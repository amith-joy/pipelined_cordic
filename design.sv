==> flow/design.v <==
module cordic(
			clk,
            reset,
           operands_val,
            x_start,
            y_start,
            angle,
            sine,
            cosine
);
  parameter width =16;
  input clk,reset,operands_val;
  input signed [width-1:0] x_start,y_start;
  input signed [width-1:0]angle;
  output reg signed [width-1:0] sine,cosine;
  reg signed [width-1:0] x0;
  reg signed [width-1:0] y0;
  reg signed [width-1:0] theta0;
  reg signed [width-1:0] x1;
  reg signed [width-1:0] y1;
  reg signed [width-1:0] theta1;
  reg signed [width-1:0] x2;
  reg signed [width-1:0] y2;
  reg signed [width-1:0] theta2;
  reg signed [width-1:0] x3;
  reg signed [width-1:0] y3;
  reg signed [width-1:0] theta3;
  reg signed [width-1:0] x4;
  reg signed [width-1:0] y4;
  reg signed [width-1:0] theta4;
  reg signed [width-1:0] x5;
  reg signed [width-1:0] y5;
  reg signed [width-1:0] theta5;
  reg signed [width-1:0] x6;
  reg signed [width-1:0] y6;
  reg signed [width-1:0] theta6;
  reg signed [width-1:0] x7;
  reg signed [width-1:0] y7;
  reg signed [width-1:0] theta7;
  reg signed [width-1:0] x8;
  reg signed [width-1:0] y8;
  reg signed [width-1:0] theta8;
  reg signed [width-1:0] x9;
  reg signed [width-1:0] y9;
  reg signed [width-1:0] theta9;
  reg signed [width-1:0] x10;
  reg signed [width-1:0] y10;
  reg signed [width-1:0] theta10;
  reg signed [width-1:0] x11;
  reg signed [width-1:0] y11;
  reg signed [width-1:0] theta11;
  reg signed [width-1:0] x12;
  reg signed [width-1:0] y12;
  reg signed [width-1:0] theta12;
  reg signed [width-1:0] x13;
  reg signed [width-1:0] y13;
  reg signed [width-1:0] theta13;
  reg signed [width-1:0] x14;
  reg signed [width-1:0] y14;
  reg signed [width-1:0] theta14;
  reg signed [width-1:0] x15;
  reg signed [width-1:0] y15;
  reg signed [width-1:0] theta15;
  wire signed [width-1:0] x_add_out0,y_add_out0,theta_add_out0;
  reg signed[width-1:0] x_add_out1,y_add_out1,theta_add_out1,
                        x_add_out2,y_add_out2,theta_add_out2,
                          x_add_out3,y_add_out3,theta_add_out3,
                        x_add_out4,y_add_out4,theta_add_out4,
                          x_add_out5,y_add_out5,theta_add_out5,
                        x_add_out6,y_add_out6,theta_add_out6,
                          x_add_out7,y_add_out7,theta_add_out7,
                        x_add_out8,y_add_out8,theta_add_out8,
                          x_add_out9,y_add_out9,theta_add_out9,
                        x_add_out10,y_add_out10,theta_add_out10,
                          x_add_out11,y_add_out11,theta_add_out11,
                        x_add_out12,y_add_out12,theta_add_out12, 
                          x_add_out13,y_add_out13,theta_add_out13,
                        x_add_out14,y_add_out14,theta_add_out14,
                          x_add_out15,y_add_out15,theta_add_out15;
	parameter [15:0] del0 = 16'b0011001001000100;
    parameter [15:0] del1 = 16'b0001110110101100;
    parameter [15:0] del2 = 16'b0000111110101101;
    parameter [15:0] del3 = 16'b0000011111110101;
    parameter [15:0] del4 = 16'b0000001111111110;
    parameter [15:0] del5 = 16'b0000001000000000;
    parameter [15:0] del6 = 16'b0000000100000000;
    parameter [15:0] del7 = 16'b0000000010000000;
    parameter [15:0] del8 = 16'b0000000001000000;
    parameter [15:0] del9 = 16'b0000000000100000;
    parameter [15:0] del10 =16'b0000000000010000;
    parameter [15:0] del11 =16'b0000000000001000;
    parameter [15:0] del12 =16'b0000000000000100;
    parameter [15:0] del13= 16'b0000000000000010;
    parameter [15:0] del14= 16'b0000000000000001;
    parameter [15:0] del15= 16'b0000000000000000;
assign x_add_out0=x0-y0;
assign y_add_out0=x0+y0;
assign theta_add_out0=theta0-del0;
  assign cosine=x_add_out15;
  assign sine=y_add_out15;
  always@(posedge clk)
    begin 
      if(reset)
        begin
          x0<=0;
          y0<=0;
          theta0<=0;
          x1<=0;
          y1<=0;
          theta1<=0;
          x2<=0;
          y2<=0;
          theta2<=0;
          x3<=0;
          y3<=0;
          theta3<=0;
          x4<=0;
          y4<=0;
          theta4<=0;
          x5<=0;
          y5<=0;
          theta5<=0;
          x6<=0;
          y6<=0;
          theta6<=0;
          x7<=0;
          y7<=0;
          theta7<=0;
          x8<=0;
          y8<=0;
          theta8<=0;
          x9<=0;
          y9<=0;
          theta9<=0;
          x10<=0;
          y10<=0;
          theta10<=0;
          x11<=0;
          y11<=0;
          theta11<=0;
          x12<=0;
          y12<=0;
          theta12<=0;
          x13<=0;
          y13<=0;
          theta13<=0;
           x14<=0;
          y14<=0;
          theta14<=0;
            x15<=0;
          y15<=0;
          theta15<=0;
        end
      else
        begin
      x0<=x_start;
      y0<=y_start;
      theta0<=angle;
       x1<=x_add_out0;
      y1<=y_add_out0;
      theta1<=theta_add_out0;
         x2<=x_add_out1;
      y2<=y_add_out1;
      theta2<=theta_add_out1;
       x3<=x_add_out2;
      y3<=y_add_out2;
      theta3<=theta_add_out2;
       x4<=x_add_out3;
      y4<=y_add_out3;
      theta4<=theta_add_out3;
        x5<=x_add_out4;
      y5<=y_add_out4;
      theta5<=theta_add_out4;
        x6<=x_add_out5;
      y6<=y_add_out5;
      theta6<=theta_add_out5;
         x7<=x_add_out6;
      y7<=y_add_out6;
      theta7<=theta_add_out6;
         x8<=x_add_out7;
      y8<=y_add_out7;
      theta8<=theta_add_out7;
         x9<=x_add_out8;
      y9<=y_add_out8;
      theta9<=theta_add_out8;
      x10<=x_add_out9;
      y10<=y_add_out9;
      theta10<=theta_add_out9;
       x11<=x_add_out10;
      y11<=y_add_out10;
      theta11<=theta_add_out10;
      x12<=x_add_out11;
      y12<=y_add_out11;
      theta12<=theta_add_out11;
       x13<=x_add_out12;
      y13<=y_add_out12;
      theta13<=theta_add_out12;
          x14<=x_add_out13;
      y14<=y_add_out13;
      theta14<=theta_add_out13;
          x15<=x_add_out14;
      y15<=y_add_out14;
      theta15<=theta_add_out14;
        end
    end
  always@(*)
  	begin
  case(theta1[15])
    1'b1:
    begin
      x_add_out1=x1+(y1>>>1);
      y_add_out1=y1-(x1>>>1);
 	  theta_add_out1=theta1+del1; 
    end
    1'b0:
      begin
        x_add_out1=x1-(y1>>>1);
        y_add_out1=y1+(x1>>>1);
 		 theta_add_out1=theta1-del1;
      end
  endcase
      case(theta2[15])
    1'b1:
    begin
      x_add_out2=x2+(y2>>>2);
      y_add_out2=y2-(x2>>>2);
 		theta_add_out2=theta2+del2; 
    end
    1'b0:
      begin
        x_add_out2=x2-(y2>>>2);
        y_add_out2=y2+(x2>>>2);
 		 theta_add_out2=theta2-del2;
      end
  endcase
      case(theta3[15])
    1'b1:
    begin
      x_add_out3=x3+(y3>>>3);
      y_add_out3=y3-(x3>>>3);
 		theta_add_out3=theta3+del3; 
    end
    1'b0:
      begin
        x_add_out3=x3-(y3>>>3);
        y_add_out3=y3+(x3>>>3);
 		 theta_add_out3=theta3-del3;
      end
  endcase
      case(theta4[15])
    1'b1:
    begin
      x_add_out4=x4+(y4>>>4);
      y_add_out4=y4-(x4>>>4);
 		theta_add_out4=theta4+del4; 
    end
    1'b0:
      begin
        x_add_out4=x4-(y4>>>4);
        y_add_out4=y4+(x4>>>4);
 		 theta_add_out4=theta4-del4;
      end
  endcase
      case(theta5[15])
    1'b1:
    begin
      x_add_out5=x5+(y5>>>5);
      y_add_out5=y5-(x5>>>5);
 		theta_add_out5=theta5+del5; 
    end
    1'b0:
      begin
        x_add_out5=x5-(y5>>>5);
        y_add_out5=y5+(x5>>>5);
 		 theta_add_out5=theta5-del5;
      end
  endcase
      case(theta6[15])
    1'b1:
    begin
      x_add_out6=x6+(y6>>>6);
      y_add_out6=y6-(x6>>>6);
 		theta_add_out6=theta6+del6; 
    end
    1'b0:
      begin
        x_add_out6=x6-(y6>>>6);
        y_add_out6=y6+(x6>>>6);
 		 theta_add_out6=theta6-del6;
      end
  endcase
      case(theta7[15])
    1'b1:
    begin
      x_add_out7=x7+(y7>>>7);
      y_add_out7=y7-(x7>>>7);
 		theta_add_out7=theta7+del7; 
    end
    1'b0:
      begin
        x_add_out7=x7-(y7>>>7);
        y_add_out7=y7+(x7>>>7);
 		 theta_add_out7=theta7-del7;
      end
  endcase
      case(theta8[15])
    1'b1:
    begin
      x_add_out8=x8+(y8>>>8);
      y_add_out8=y8-(x8>>>8);
 		theta_add_out8=theta8+del8; 
    end
    1'b0:
      begin
        x_add_out8=x8-(y8>>>8);
        y_add_out8=y8+(x8>>>8);
 		 theta_add_out8=theta8-del8;
      end
  endcase
      case(theta9[15])
    1'b1:
    begin
      x_add_out9=x9+(y9>>>9);
      y_add_out9=y9-(x9>>>9);
 		theta_add_out9=theta9+del9; 
    end
    1'b0:
      begin
        x_add_out9=x9-(y9>>>9);
        y_add_out9=y9+(x9>>>9);
 		 theta_add_out9=theta9-del9;
      end
  endcase
      case(theta10[15])
    1'b1:
    begin
      x_add_out10=x10+(y10>>>10);
      y_add_out10=y10-(x10>>>10);
 		theta_add_out10=theta10+del10; 
    end
    1'b0:
      begin
        x_add_out10=x10-(y10>>>10);
        y_add_out10=y10+(x10>>>10);
 		 theta_add_out10=theta10-del10;
      end
  endcase  
      case(theta11[15])
    1'b1:
    begin
      x_add_out11=x11+(y11>>>11);
      y_add_out11=y11-(x11>>>11);
 		theta_add_out11=theta11+del11; 
    end
    1'b0:
      begin
        x_add_out11=x11-(y11>>>11);
        y_add_out11=y11+(x11>>>11);
 		 theta_add_out11=theta11-del11;
      end
  endcase 
      case(theta12[15])
    1'b1:
    begin
      x_add_out12=x12+(y12>>>12);
      y_add_out12=y12-(x12>>>12);
 		theta_add_out12=theta12+del12; 
    end
    1'b0:
      begin
        x_add_out12=x12-(y12>>>12);
        y_add_out12=y12+(x12>>>12);
 		 theta_add_out12=theta12-del12;
      end
  endcase 
      case(theta13[15])
    1'b1:
    begin
      x_add_out13=x13+(y13>>>13);
      y_add_out13=y13-(x13>>>13);
 		theta_add_out13=theta13+del13; 
    end
    1'b0:
      begin
        x_add_out13=x13-(y13>>>13);
        y_add_out13=y13+(x13>>>13);
 		 theta_add_out13=theta13-del13;
      end
  endcase 
      case(theta14[15])
    1'b1:
    begin
      x_add_out14=x14+(y14>>>14);
      y_add_out14=y14-(x14>>>14);
 		theta_add_out14=theta14+del14; 
    end
    1'b0:
      begin
        x_add_out14=x14-(y14>>>14);
        y_add_out14=y14+(x14>>>14);
 		 theta_add_out14=theta14-del14;
      end
  endcase 
      case(theta15[15])
    1'b1:
    begin
      x_add_out15=x15+(y15>>>15);
      y_add_out15=y15-(x15>>>15);
 		theta_add_out15=theta15+del15; 
    end
    1'b0:
      begin
        x_add_out15=x15-(y15>>>15);
        y_add_out15=y15+(x15>>>15);
 		 theta_add_out15=theta15-del15;
      end
  endcase 
  end
endmodule
-- Tool chain data of cordic
What the tools print for cordic, step after step.
Lines are those of the file above, counted from 1.
Operators carry their Yosys type and port widths (W data, S select, Z words).
Library cell names are shortened.
The mark n/a stands for no value.
- top: cordic
- clock input: clk
- cell library: sky130hd
- timing corner: tt_025C_1v80

-- Elaborated design
Yosys after proc, flatten, opt, wreduce and memory -nomap, before mapping. Enables and synchronous resets that opt folds into registers are not counted as muxes. Memory bits, and registers merged into a memory's read port (data or address), are not among the register bits. Print and check cells are not counted. Equal cells are merged and count once.
- noted register bits: 768
- latch bits: 0
- noted memory bits (writable): 0
- memory bits (read-only) at 0
- noted word width x clocked read ports: 0
- memory cells at 0
- noted bits of input ports: 51
- output and inout bits: 32
- noted word-level cells: 198
- add/subtract/negate cells: 91
- noted $mul: 0
- noted divide/modulo/power cells: 0
- noted order comparisons: 0
- eq/ne operators at 0
- shift operators: 0
- muxes and demuxes: 44
- noted bitwise operators: 15
- reductions and logical operators: 0
- operators by type and width (kind ; count):
    $pmux W16 S2 ; 44
    $add A16 B1 Y16 ; 2
    $sub A16 B1 Y16 ; 2
    $add A16 B10 Y16 ; 2
    $sub A16 B10 Y16 ; 2
    $add A16 B10 Y16 const B ; 2
    $sub A16 B10 Y16 const B ; 2
    $add A16 B11 Y16 ; 2
    $sub A16 B11 Y16 ; 2
    $add A16 B12 Y16 ; 2
    $sub A16 B12 Y16 ; 2
    $add A16 B13 Y16 ; 2
    $sub A16 B13 Y16 ; 2
    $add A16 B14 Y16 ; 2
    $sub A16 B14 Y16 ; 2
    $add A16 B15 Y16 ; 2
    $sub A16 B15 Y16 ; 2
    $add A16 B2 Y16 ; 2
    $sub A16 B2 Y16 ; 2
    $add A16 B3 Y16 ; 2
    $sub A16 B3 Y16 ; 2
    $add A16 B4 Y16 ; 2
    $sub A16 B4 Y16 ; 2
    $add A16 B5 Y16 ; 2
    $sub A16 B5 Y16 ; 2
    $add A16 B6 Y16 ; 2
    $sub A16 B6 Y16 ; 2
    $add A16 B7 Y16 ; 2
Not listed: further kinds 33, cells in them 52.

-- Logic depth
Longest topological path by Yosys (ltp), each cell counted once; first at word level (registers and memories cut), then after technology mapping (sequential cells cut; the memories' decode and read muxes count).
- depth in word-level cells at 2
- noted ABC_AREA: 0
- noted depth in mapped cells: 15

-- Mapped cells and area
The flow's flattened synthesis, as Yosys stat reports it; memories are mapped. The netlist is that of the ABC_AREA named above (0 if unset); the other value can give another one.
- cells by type (cell type ; count):
    dfxtp_1 ; 752
    ha_1 ; 714
    xnor2_1 ; 376
    nor2_1 ; 777
    a21oi_1 ; 481
    xor2_1 ; 242
    a21o_1 ; 204
    nor2b_1 ; 229
    o21ai_0 ; 271
    inv_1 ; 313
    nor3_1 ; 185
    fa_1 ; 45
    nand2_1 ; 222
    o21a_1 ; 86
    a211oi_1 ; 78
    mux2_2 ; 48
    nand2b_1 ; 77
    mux2i_1 ; 48
Not listed: further types 68, cells in them 934.
- cells in the netlist: 6082
- noted cell area after synthesis: 51981.1 sq um
- sequential part of the area: 15054.4 sq um
- mapped flip-flops: 752
- buffers at 144

-- Path before layout
OpenSTA on the mapped netlist: ideal clock, no wires. The path of least setup slack (recovery checks aside). Input and output delay are each 20% of the period. Register names are those of the netlist, which keeps one name where synthesis merged equal registers.
- path type: register to output
- start: register y15[15]
- end: output port cosine[15]
- noted clock period: 4460 ps
- arrival time: 2691 ps
- noted setup slack: 877 ps
- noted path delay: 2691 ps
- stages on the path: 11
- noted path buffers: 0
- period reached after synthesis at 3583 ps
"path delay" = arrival - input delay + setup time.
At an output port there is no setup time.
"stages on the path" counts driving pins, that of a launching flip-flop among them; a cell with two outputs on the path counts twice.
"period reached after synthesis" = period - worst setup slack (recovery checks aside). The figure is calculated, with input and output delays left at 20% of the set period.
Between the ends stands the longest chain of elaborated cells between them, by number of cells; it is not shown to be the way that was timed. Of several equally long chains one is given.
Each line given opens the expression or statement behind the cell; cells for indexed reads and writes are added by Yosys, which also makes memories of some case tables.
- cells stage by stage: dfxtp_1 > nand2_1 > inv_1 > ha_1 > a21o_1 > a2111oi_0 > o21ai_1 > a2111o_1 > a31o_2 > a21oi_1 > xnor2_1
- noted length of the longest elaborated chain: 2
- ends and longest elaborated chain, after synthesis (element ; RTL line ; source):
    start: declaration ; 62 ; reg signed [width-1:0] y15;
    start: assignment ; 151 ; y15<=0;
    start: assignment ; 202 ; y15<=y_add_out14;
    $sub A16 B1 Y16 ; 413 ; x_add_out15=x15-(y15>>>15);
    $pmux W16 S2 ; 404 ; case(theta15[15])
    end: declaration ; 15 ; output reg signed [width-1:0] sine,cosine;

-- Path in the finished layout
From the final timing report of run 1: the path of least setup slack in the routed layout; clock arrival at registers is part of the times.
The report prints the path's times to 10 ps; the period is as set.
- path type: register to output
- start: register y15[15]
- end: output port cosine[15]
- noted clock period: 3700 ps
- arrival time: 3260 ps
- noted setup slack: -300 ps
- stages on the path: 14
- noted path buffers: 3
Between the ends stands the longest chain of elaborated cells between them, by number of cells; it is not shown to be the way that was timed. Of several equally long chains one is given.
- cells stage by stage: dfxtp_2 > nand2_4 > inv_8 > buf_6 > ha_4 > and2_4 > a311oi_2 > buf_4 > o21ai_4 > a2111o_1 > a31o_2 > a21oi_2 > xnor2_1 > buf_2
- noted length of the longest elaborated chain: 2
- ends and longest elaborated chain, after layout (element ; RTL line ; source):
    start: declaration ; 62 ; reg signed [width-1:0] y15;
    start: assignment ; 151 ; y15<=0;
    start: assignment ; 202 ; y15<=y_add_out14;
    $sub A16 B1 Y16 ; 413 ; x_add_out15=x15-(y15>>>15);
    $pmux W16 S2 ; 404 ; case(theta15[15])
    end: declaration ; 15 ; output reg signed [width-1:0] sine,cosine;

# Flow runs of cordic

Flow measurements of cordic on sky130hd: 2 stored runs with different settings, listed in no order. Input and output delays are each 20% of the period that was set; the output load is 0.01 pF.
"clock period reached" = clock period - worst setup slack. The figure is calculated, with input and output delays left at 20% of the set period.
By "critical path time" is meant the share of the clock period that the worst setup path is allowed (20% is reserved at inputs, 20% at outputs), minus its slack. Clock arrival times at its registers enter into it.
"critical path time" is known to 10 ps.

Run 1

==> flow/run.sh <==
#!/bin/bash
# the make line also repeats the synthesis and layout settings of config.mk as NAME=value (left out here)
make -C /OpenROAD-flow-scripts/flow DESIGN_CONFIG=/design/flow/config.mk WORK_HOME=/design/flow/orfs CLKGATE_MAP_FILE= finish
==> flow/config.mk <==
export PLATFORM = sky130hd
export DESIGN_NAME = cordic
export DESIGN_NICKNAME = cordic
export VERILOG_FILES = /design/flow/design.v
export SDC_FILE = /design/flow/constraint.sdc
export NUM_CORES = 4
export LEC_CHECK = 0
export CAP_MARGIN = 20
export CELL_PAD_IN_SITES_GLOBAL_PLACEMENT = 2
export CORE_MARGIN = 2
export CORE_UTILIZATION = 26
export CTS_CLUSTER_DIAMETER = 176
export CTS_CLUSTER_SIZE = 28
export HOLD_SLACK_MARGIN = 0.22
export MAX_ROUTING_LAYER = met5
export PLACE_DENSITY = 0.8
export SETUP_SLACK_MARGIN = 0.5
export SLEW_MARGIN = 15
==> flow/constraint.sdc <==
create_clock -name core_clock -period 3.7 [get_ports {clk}]
set_input_delay 0.7400 -clock core_clock [delete_from_list [all_inputs] [get_ports {clk}]]
set_output_delay 0.7400 -clock core_clock [all_outputs]
set_load 0.01 [all_outputs]

Measured in run 1:
- standard-cell area after layout at 60131.4 sq um
- noted the die footprint: 203518.0 sq um
- noted the lowest setup slack: -301 ps
- critical path time: 3260 ps
- worst setup path kind: register to output
- worst hold slack in the final report at 437 ps
- total negative slack at -1911 ps
- noted the final utilization: 30.2%
- cell area after synthesis at 51981.1 sq um
- clock period reached at 4001 ps

Run 2

==> flow/run.sh <==
#!/bin/bash
# the make line also repeats the synthesis and layout settings of config.mk as NAME=value (left out here)
make -C /OpenROAD-flow-scripts/flow DESIGN_CONFIG=/design/flow/config.mk WORK_HOME=/design/flow/orfs CLKGATE_MAP_FILE= finish
==> flow/config.mk <==
export PLATFORM = sky130hd
export DESIGN_NAME = cordic
export DESIGN_NICKNAME = cordic
export VERILOG_FILES = /design/flow/design.v
export SDC_FILE = /design/flow/constraint.sdc
export NUM_CORES = 4
export LEC_CHECK = 0
export CAP_MARGIN = 20
export CELL_PAD_IN_SITES_DETAIL_PLACEMENT = 0
export CORE_MARGIN = 8
export CORE_UTILIZATION = 27
export CTS_CLUSTER_SIZE = 74
export MIN_ROUTING_LAYER = met2
export PLACE_DENSITY_LB_ADDON = 0.05
export SLEW_MARGIN = 20
export TNS_END_PERCENT = 60
==> flow/constraint.sdc <==
create_clock -name core_clock -period 5.54 [get_ports {clk}]
set_input_delay 1.1080 -clock core_clock [delete_from_list [all_inputs] [get_ports {clk}]]
set_output_delay 1.1080 -clock core_clock [all_outputs]
set_load 0.01 [all_outputs]

Measured in run 2:
- cell area after synthesis at 51981.1 sq um
- total negative slack at 0 ps
- standard-cell area after layout at 59190.5 sq um
- critical path time: 4090 ps
- worst setup path kind: register to output
- clock period reached at 5194 ps
- noted the lowest setup slack: 346 ps
- noted the final utilization: 30.8%
- worst hold slack in the final report at 418 ps
- noted the die footprint: 206820.0 sq um
